==> flow/design.v <==
module pwm_generator (
    input wire clk,        
    input wire [7:0] threshold,  
    output reg pwm_out
);
    reg [7:0] counter = 0;
    always @(posedge clk) begin
        counter <= counter + 1;
        pwm_out <= (counter < threshold) ? 1'b1 : 1'b0;
    end
endmodule
module LedWave1(
    input  wire CLOCK_50,
    output wire [9:0] LEDR
);
    reg [15:0] pwm_counter = 0;
    reg [23:0] wave_timer = 0;
    reg [3:0] wave_pos = 0;
    reg [7:0] brightness[9:0];
    integer i;
	 integer direction = 1;
    always @(posedge CLOCK_50) pwm_counter <= pwm_counter + 1;
    always @(posedge CLOCK_50) begin
        wave_timer <= wave_timer + 1;
        if (wave_timer == 24'd6_000_000) begin
            wave_timer <= 0;
				if (wave_pos == 1) direction <= 1;  
            else if (wave_pos == 9) direction <= -1;
            wave_pos <= wave_pos + direction;
        end
    end
	 parameter MIN_BRIGHT = 8'd8;
    always @(*) begin
        for (i = 0; i < 10; i = i + 1) begin
            integer dist;
            dist = (i > wave_pos) ? (i - wave_pos) : (wave_pos - i);
            if (dist == 0)
					brightness[i] = 8'd255;
				else
					brightness[i] = MIN_BRIGHT + (255 >> dist);
        end
    end
    genvar j;
    generate
        for (j = 0; j < 10; j = j + 1) begin : generate_block
            assign LEDR[j] = (pwm_counter[7:0] < brightness[j]) ? 1'b1 : 1'b0;
        end
    endgenerate
endmodule
## Step by step through the tools: LedWave1

Tool output for the design above, in the order of the flow.
Line numbers count from 1 in the design file above.
Operators carry their Yosys type and port widths (W data, S select, Z words).
Library cell names are shortened.
A cell with n/a has no value.

| design | value |
|---|---|
| top module | LedWave1 |
| clock input | CLOCK_50 |
| standard-cell library | sky130hd |
| corner | tt_025C_1v80 |

## Word-level counts

Counts by Yosys on the flattened word-level netlist (proc, flatten, opt, wreduce). Print and check cells are left out. Cells with the same type and inputs are merged into one.

| bit counts | value |
|---|---|
| elaborated cells | 112 |
| memories kept | 0 |
| input bits | 1 |
| bits in writable memories | 0 |
| output and inout bits | 10 |
| word width x clocked read ports | 0 |
| ROM bits | 0 |
| flip-flop bits (word level) | 47 |
| latch bits | 0 |

| cells by class | value |
|---|---|
| equal/unequal tests | 3 |
| shift-type cells | 10 |
| divide/modulo/power cells | 0 |
| mux-type cells | 31 |
| bitwise logic cells | 0 |
| reduce/logical cells | 12 |
| $lt $le $gt $ge | 20 |
| multiply operators | 0 |
| add/subtract/negate cells | 32 |

Operators by type and width:

| kind | number |
|---|---|
| $logic_not A32 Y1 | 10 |
| $shr A8 B32 Y8 const A | 10 |
| $mux W32 | 10 |
| $add A4 B8 Y8 const A | 10 |
| $lt A8 B8 Y1 | 10 |
| $mux W8 | 10 |
| $add A24 B1 Y24 const B | 1 |
| $eq A24 B23 Y1 const B | 1 |
| $sub A3 B4 Y5 const A | 4 |
| $sub A4 B3 Y5 const B | 4 |
| $add A16 B1 Y16 const B | 1 |
| $gt A3 B4 Y1 const A | 4 |
| $sub A1 B4 Y5 const A | 2 |
| $sub A2 B4 Y5 const A | 2 |
| $sub A4 B2 Y5 const B | 2 |
| $sub A4 B4 Y5 const A | 2 |
| $sub A4 B4 Y5 const B | 2 |
| $mux W1 | 10 |
| $gt A1 B4 Y1 const A | 2 |
| $gt A2 B4 Y1 const A | 2 |
| $gt A4 B4 Y1 const A | 2 |
| $sub A4 B1 Y5 const B | 1 |
| $eq A4 B1 Y1 const B | 1 |
| $add A4 B4 Y4 | 1 |
| $eq A4 B4 Y1 const B | 1 |
| $mux W4 | 1 |
| $reduce_and A2 Y1 | 1 |
| $reduce_bool A2 Y1 | 1 |

## Depth

Longest topological path by Yosys (ltp), each cell counted once; first at word level (registers and memories cut), then after technology mapping (sequential cells cut; the memories' decode and read muxes count).

| logic depth | value |
|---|---|
| depth in word-level cells | 7 |
| ABC_AREA | 0 |
| gate-level depth with buffers | 21 |
| depth with buffers taken out | 17 |

## Synthesis result

The flow's flattened synthesis, as Yosys stat reports it; memories are mapped. The netlist is that of the ABC_AREA named above (0 if unset); the other value can give another one.

| synthesis totals | value |
|---|---|
| cell area after synthesis | 5818.1 µm² |
| cell count | 733 |
| flip-flops | 37 |
| buffers | 27 |

Cell types:

| type | number | total area (µm²) |
|---|---|---|
| ha_1 | 110 | 1376.32 |
| dfxtp_1 | 32 | 640.614 |
| xnor2_1 | 32 | 280.269 |
| a21oi_1 | 51 | 255.245 |
| nor2_1 | 62 | 232.723 |
| nand2_1 | 53 | 198.941 |
| xor2_1 | 18 | 157.651 |
| o21ai_0 | 31 | 155.149 |
| a21o_1 | 20 | 150.144 |
| edfxtp_1 | 5 | 150.144 |
| nand3_1 | 25 | 125.12 |
| mux2i_1 | 12 | 120.115 |
| nor2b_1 | 17 | 106.352 |
| inv_1 | 28 | 105.101 |
| and3_1 | 14 | 87.584 |
| nand2b_1 | 13 | 81.328 |
| nor3_1 | 15 | 75.072 |
| a31oi_1 | 11 | 68.816 |

Other cell types: 74; their cells: 184.

## Timing after synthesis

Path of least setup slack by OpenSTA after synthesis, without wires, with an ideal clock, recovery checks aside; 20% of the period is set as input and as output delay. Where synthesis merged equal registers, the netlist keeps one of their names.

| timing path post-synthesis | value |
|---|---|
| kind | reg-to-output |
| from | register wave_pos[1] |
| to | output port LEDR[2] |
| external output delay | 1.938 ns |
| driving pins on the path | 19 |
| clock period | 9.69 ns |
| required time | 7.752 ns |
| arrival | 4.330 ns |
| slack | 3.422 ns |
| path delay | 4.330 ns |
| path buffers | 2 |
| synthesis period reached | 6.268 ns |

"path delay" is the arrival time less input delay plus setup time.
At an output port there is no setup time.
"driving pins on the path" counts driving pins, that of a launching flip-flop among them; a cell with two outputs on the path counts twice.
"synthesis period reached" = period - worst setup slack (recovery checks aside). The figure is calculated, with input and output delays left at 20% of the set period.
The rows between start and end are the longest chain of elaborated cells between them; the timing report does not say that the signal goes this way. Where chains are equally long, one stands for them.
Each line given opens the expression or statement behind the cell; cells for indexed reads and writes are added by Yosys, which also makes memories of some case tables.

| on the way, post-synthesis | value |
|---|---|
| cell sequence | edfxtp_1 buf_6 inv_1 clkbuf_1 ha_1 ha_1 o21a_2 nor2_1 a211o_2 and3_1 ha_1 or3_1 a31oi_1 o21ai_1 ha_1 a21o_1 a21oi_1 a21boi_0 a41o_1 |
| cells in the longest elaborated chain | 7 |
| elaborated cells between the ends (all ways) | 10 |
| source lines of those cells | 4 |
| those cells by class | add/sub (3); compare (2); shift (1); mux (3); reduce/logical (1) |

Ends and longest elaborated chain, post-synthesis:

| element | RTL line | text |
|---|---|---|
| start: declaration | 18 | `reg [3:0] wave_pos = 0;` |
| start: assignment | 29 | `wave_pos <= wave_pos + direction;` |
| $gt A2 B4 Y1 | 36 | `dist = (i > wave_pos) ? (i - wave_pos) : (wave_pos - i);` |
| $mux W32 | 36 |  |
| $shr A8 B32 Y8 | 40 | `brightness[i] = MIN_BRIGHT + (255 >> dist);` |
| $add A4 B8 Y8 | 40 |  |
| $mux W8 | 37 | `if (dist == 0)` |
| $lt A8 B8 Y1 | 46 | `assign LEDR[j] = (pwm_counter[7:0] < brightness[j]) ? 1'b1 : 1'b0;` |
| $mux W1 | 46 |  |
| end: declaration | 14 | `output wire [9:0] LEDR` |

## Path in the finished layout

Path of least setup slack in the final report of flow run 1 (OpenROAD, finished layout, wires in). Where an end is a register, its clock arrival counts in the times.

| timing path after layout | value |
|---|---|
| kind | reg-to-output |
| from | register wave_pos[2] |
| to | output port LEDR[2] |
| arrival | 5.34 ns |
| external output delay | 2.04 ns |
| clock period | 10.2 ns |
| driving pins on the path | 19 |
| slack | 2.82 ns |
| path buffers | 2 |
| required time | 8.16 ns |

The rows between start and end are the longest chain of elaborated cells between them; the timing report does not say that the signal goes this way. Where chains are equally long, one stands for them.

| on the way, after layout | value |
|---|---|
| cell sequence | edfxtp_1 buf_4 inv_2 ha_1 nand2_1 o21ai_1 a2111oi_1 a211o_2 and3_1 ha_1 or3_1 a31oi_1 o21ai_1 ha_1 a21o_1 a21oi_1 a21boi_0 a41o_1 clkdlybuf4s50_1 |
| cells in the longest elaborated chain | 7 |
| elaborated cells between the ends (all ways) | 10 |
| source lines of those cells | 4 |
| those cells by class | add/sub (3); compare (2); shift (1); mux (3); reduce/logical (1) |

Ends and longest elaborated chain, after layout:

| element | RTL line | text |
|---|---|---|
| start: declaration | 18 | `reg [3:0] wave_pos = 0;` |
| start: assignment | 29 | `wave_pos <= wave_pos + direction;` |
| $gt A2 B4 Y1 | 36 | `dist = (i > wave_pos) ? (i - wave_pos) : (wave_pos - i);` |
| $mux W32 | 36 |  |
| $shr A8 B32 Y8 | 40 | `brightness[i] = MIN_BRIGHT + (255 >> dist);` |
| $add A4 B8 Y8 | 40 |  |
| $mux W8 | 37 | `if (dist == 0)` |
| $lt A8 B8 Y1 | 46 | `assign LEDR[j] = (pwm_counter[7:0] < brightness[j]) ? 1'b1 : 1'b0;` |
| $mux W1 | 46 |  |
| end: declaration | 14 | `output wire [9:0] LEDR` |

Ticket comment

Stored flow runs of LedWave1 (2 of them; Yosys, OpenROAD, sky130hd). They differ in their settings and are not a sequence. Constraints: input delay and output delay 20% of the set period each, output load 0.01 pF.
"clock period reached": clock period set for the run, less the worst setup slack. It is reckoned from that one timing run; input and output delays stay at 20% of the period that was set.
"time of the worst setup path" means the part of the period allowed to the worst setup path (the constraints hold back 20% at inputs and 20% at outputs) less its slack; where the path has registers, the arrival times of their clocks count too.
"power" is the tool's figure for a default switching activity; nothing was simulated.
Settings: n/a = not set for that run.

| setting or result | flow run 1 | flow run 2 |
|---|---|---|
| period_ns | 10.2 | 8.84 |
| CAP_MARGIN | 20 | 20 |
| CORE_MARGIN | 2 | 2 |
| CORE_UTILIZATION | 40 | 38 |
| SLEW_MARGIN | 20 | 20 |
| PLACE_DENSITY_LB_ADDON | n/a | 0.21 |
| CORE_ASPECT_RATIO | n/a | 0.82 |
| GPL_TIMING_DRIVEN | n/a | 1 |
| CTS_CLUSTER_SIZE | n/a | 33 |
| worst setup slack after layout (ns) | 2.819 | 1.577 |
| total negative setup slack (ns) | 0.000 | 0.000 |
| die area (µm²) | 15526.4 | 16321.9 |
| worst hold slack (ns) | 0.456 | 0.455 |
| standard-cell area of the final layout (µm²) | 6142.1 | 6143.4 |
| mapped cell area after synthesis (µm²) | 5818.1 | 5818.1 |
| clock period reached (ns) | 7.381 | 7.263 |
| utilization in the final report (%) | 42.7 | 41.5 |
| time of the worst setup path (ns) | 5.34 | 5.50 |
| worst setup path kind | reg-to-output | reg-to-output |
| power (mW) | 0.2924 | 0.3383 |
